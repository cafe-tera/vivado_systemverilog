==> flow/design.v <==
`timescale 1ns / 1ps
module S4_Actividad2(
    input logic clock_100M, reset,
    output logic clock_out_50M, clock_out_30M, clock_out_10M, clock_out_1M
    );
    trans_reloj  #(100_000_000,1_000_000) reloj1(.clk_in(clock_100M),.reset(reset),.clk_out(clock_out_1M));
    trans_reloj  #(100_000_000,10_000_000) reloj10(.clk_in(clock_100M),.reset(reset),.clk_out(clock_out_10M));
    trans_reloj  #(100_000_000,30_000_000) reloj30(.clk_in(clock_100M),.reset(reset),.clk_out(clock_out_30M));
    trans_reloj  #(100_000_000,50_000_000) reloj50(.clk_in(clock_100M),.reset(reset),.clk_out(clock_out_50M));
endmodule
`timescale 1ns / 1ps
module trans_reloj
#(parameter frec_ent = 100_000_000, frec_sal = 50_000_000)
 (input logic clk_in,
  input logic reset,
  output logic clk_out
  );
  localparam COUNT_MAX = (frec_ent)/(2*frec_sal);
  localparam DELAY_WIDTH = $clog2(COUNT_MAX);
  logic [DELAY_WIDTH-1:0] counter = 'd0;
  always_ff @(posedge clk_in) begin
    if (reset == 'd1) begin 
       counter <= 'd0;
       clk_out <= 'd0;
       end 
    else if (counter == COUNT_MAX-1) begin
       counter <= 'd0;
       clk_out <= ~clk_out;
       end
    else begin 
       counter <= counter + 1;
       clk_out <= clk_out;
       end
  end
endmodule
Tool chain data of S4_Actividad2
Tool output for the design above, in the order of the flow.
Line numbers count from 1 in the design file above.
Library cell names are shortened.
Not given: --
- top module: S4_Actividad2
- clock: clock_100M
- standard-cell library: sky130hd
- timing corner: tt_025C_1v80

Elaborated design
Source: Yosys, flattened and elaborated, memories not mapped. Widths are those after wreduce. Registers that Yosys merges into a memory's read port (data or address) are not register bits. Print and check cells do not count. Equal cells are merged and count once.
- noted bits in registers: 17
- noted bits of input ports: 2
- noted output and inout bits: 4
- add/sub/neg operators: 4
- noted equality and inequality tests: 2
- bitwise gates (word level): 4
- reductions and logical operators at 6
- operator list (operator ; count):
    OR reduction 2 bit ; 4
    adder 6 x 1 -> 6 bit with constant B ; 1
    equality test 6 bit with constant B ; 1
    NOT 1 bit ; 4
    adder 2 x 1 -> 2 bit with constant B ; 2
    zero test 2 bit ; 2
    adder 3 x 1 -> 3 bit with constant B ; 1
    equality test 3 bit with constant B ; 1

Depth
Longest topological path by Yosys (ltp), each cell counted once; first at word level (registers and memories cut), then after technology mapping (sequential cells cut; the memories' decode and read muxes count).
- noted word-level depth: 2
- noted ABC_AREA: 0
- noted gate-level depth with buffers: 5
- gate-level depth less buffers: 5

After synthesis
Source: synth_stat.txt of the flow (Yosys; design flattened, memories mapped). It holds for the ABC_AREA given above (unset counts as 0); a run with the other value may have another netlist.
Totals and module areas in this step are rounded.
- cell count at 68
- mapped area at 681 um2
- noted sequential area: 340 um2
- flip-flops at 17
- noted buffers: 1
- cell types (cell ; count):
    dfxtp_1 ; 17
    ha_1 ; 6
    nor2_1 ; 9
    inv_1 ; 8
    xnor2_1 ; 3
    xor2_1 ; 3
    nand4b_4 ; 1
    nor3b_1 ; 3
    a21oi_1 ; 3
    and2_1 ; 2
    or3_1 ; 2
    nand3_2 ; 1
    nor3_1 ; 2
    o21ai_0 ; 2
    a21oi_2 ; 1
    nand2_1 ; 2
    o21bai_1 ; 1
    nand3_1 ; 1
    clkbuf_1 ; 1
By module: a second synthesis without flattening, with its own total; a netlist apart from the flattened one above.
- noted cells (unflattened synthesis): 66
- noted area (unflattened synthesis): 687 um2
Rows give one instance, submodules left out.
- by module (module ; instances ; cells ; area (um2) ; seq. area (um2)):
    trans_reloj ; 1 ; 29 ; 300 ; 140
    trans_reloj ; 1 ; 17 ; 176 ; 80.1
    trans_reloj ; 1 ; 10 ; 105 ; 60.1
    trans_reloj ; 1 ; 10 ; 105 ; 60.1
    S4_Actividad2 ; 1 ; 0 ; 0.0 ; 0.0

Path before layout
OpenSTA on the mapped netlist: ideal clock, no wires. The path of least setup slack (recovery checks aside). Input and output delay are each 20% of the period. Register names are those of the netlist, which keeps one name where synthesis merged equal registers.
- kind: flip-flop to flip-flop
- start point: register reloj1.counter[0]
- end point: register reloj1.counter[2]
- period at 1.38 ns
- setup time: 0.131 ns
- noted launch time at the first pin: 0.000 ns
- arrival at 1.059 ns
- path slack: 0.190 ns
- noted delay of the path: 1.190 ns
- noted stages: 5
- buffers on the path at 0
- noted period reached after synthesis: 1.19 ns
"delay of the path" = arrival - input delay + setup time.
"stages": output pins that drive a net of the path, with the launching flip-flop's if there is one; two outputs of one cell count as two.
"period reached after synthesis" = period - worst setup slack (recovery checks aside). The figure is calculated, with input and output delays left at 20% of the set period.
The rows between start and end are the longest chain of elaborated cells between them; the timing report does not say that the signal goes this way. Where chains are equally long, one stands for them.
Each line given opens the expression or statement behind the cell; cells for indexed reads and writes are added by Yosys, which also makes memories of some case tables.
A register here has more assigning lines than the two given.
- path through: dfxtp_1 -> ha_1 -> nand4b_4 -> o21bai_1 -> nor2_1
- length of the longest elaborated chain at 2
- elaborated cells between the ends (all ways) at 3
- classes of those cells: 1 x add/sub; 1 x eq/ne; 1 x reduce/logical
- RTL lines, path after synthesis (item ; RTL line ; text):
    start, declared ; 20 ; logic [DELAY_WIDTH-1:0] counter = 'd0;
    start, assigned ; 23 ; counter <= 'd0;
    start, assigned ; 31 ; counter <= counter + 1;
    equality test 6 bit ; 26 ; else if (counter == COUNT_MAX-1) begin
    OR reduction 2 bit ; -- ;
    end, assigned ; 27 ; counter <= 'd0;
    end, assigned ; 31 ;
    end, declared ; 20 ;

Path in the finished layout
From the final timing report of flow run B: the path of least setup slack in the routed layout; clock arrival at registers is part of the times.
- kind: flip-flop to flip-flop
- start point: register reloj1.counter[1]
- end point: register reloj1.clk_out
- period at 1.34 ns
- setup time: 0.06 ns
- noted launch time at the first pin: 0.28 ns
- arrival at 1.42 ns
- path slack: 0.13 ns
- noted stages: 6
- buffers on the path at 0
The rows between start and end are the longest chain of elaborated cells between them; the timing report does not say that the signal goes this way. Where chains are equally long, one stands for them.
A register here has more assigning lines than the two given.
- path through: dfxtp_1 -> inv_1 -> ha_1 -> nand4b_4 -> or3_1 -> a21oi_1
- length of the longest elaborated chain at 1
- elaborated cells between the ends (all ways) at 1
- classes of those cells: 1 x eq/ne
- RTL lines, path after layout (item ; RTL line ; text):
    start, declared ; 20 ; logic [DELAY_WIDTH-1:0] counter = 'd0;
    start, assigned ; 23 ; counter <= 'd0;
    start, assigned ; 31 ; counter <= counter + 1;
    equality test 6 bit ; 26 ; else if (counter == COUNT_MAX-1) begin
    end, assigned ; 28 ; clk_out <= ~clk_out;
    end, assigned ; 32 ; clk_out <= clk_out;
    end, declared ; 16 ; output logic clk_out

Appendix: measured runs

Module S4_Actividad2, platform sky130hd: 2 stored runs of the flow (Yosys, OpenROAD) with differing settings, in no particular order. Input and output delays are each 20% of the period that was set; the output load is 0.01 pF.
"achieved clock period" is the run's clock period less its worst setup slack. It is reckoned from that one timing run; input and output delays stay at 20% of the period that was set.
"allowed time less slack (worst setup path)": the worst setup path's part of the clock period (all of it between registers, 20% less for each end at a port) less its slack. A launch clock that arrives late makes it longer, a capture clock that arrives late makes it shorter.
"power consumption": no workload was simulated; the value follows from the tool's default switching activity.
Values from the reports are rounded here.

Flow run A
Settings were period_ns = 0.763; CORE_UTILIZATION = 68; SETUP_SLACK_MARGIN = 0.11; HOLD_SLACK_MARGIN = -0.06; CORE_ASPECT_RATIO = 0.85; CELL_PAD_IN_SITES_DETAIL_PLACEMENT = 2; CTS_CLUSTER_SIZE = 31; CAP_MARGIN = 20; CORE_MARGIN = 2; SLEW_MARGIN = 20
- unfinished; error PDN-0185 in floorplanning

Flow run B
Settings were period_ns = 1.34; CORE_UTILIZATION = 50; CAP_MARGIN = 20; CORE_MARGIN = 2; SLEW_MARGIN = 20
- post-synthesis cell area: 681 um2
- noted the worst setup slack after layout: 0.134 ns
- smallest hold slack at 0.418 ns
- achieved clock period at 1.206 ns
- noted the allowed time less slack (worst setup path): 1.21 ns
- worst path kind: flip-flop to flip-flop
- power consumption at 874 uW
- std-cell area (final layout) at 790 um2
- die area at 1670 um2
- setup total negative slack: 0.000 ns
- noted the post-layout utilization: 61.4 %
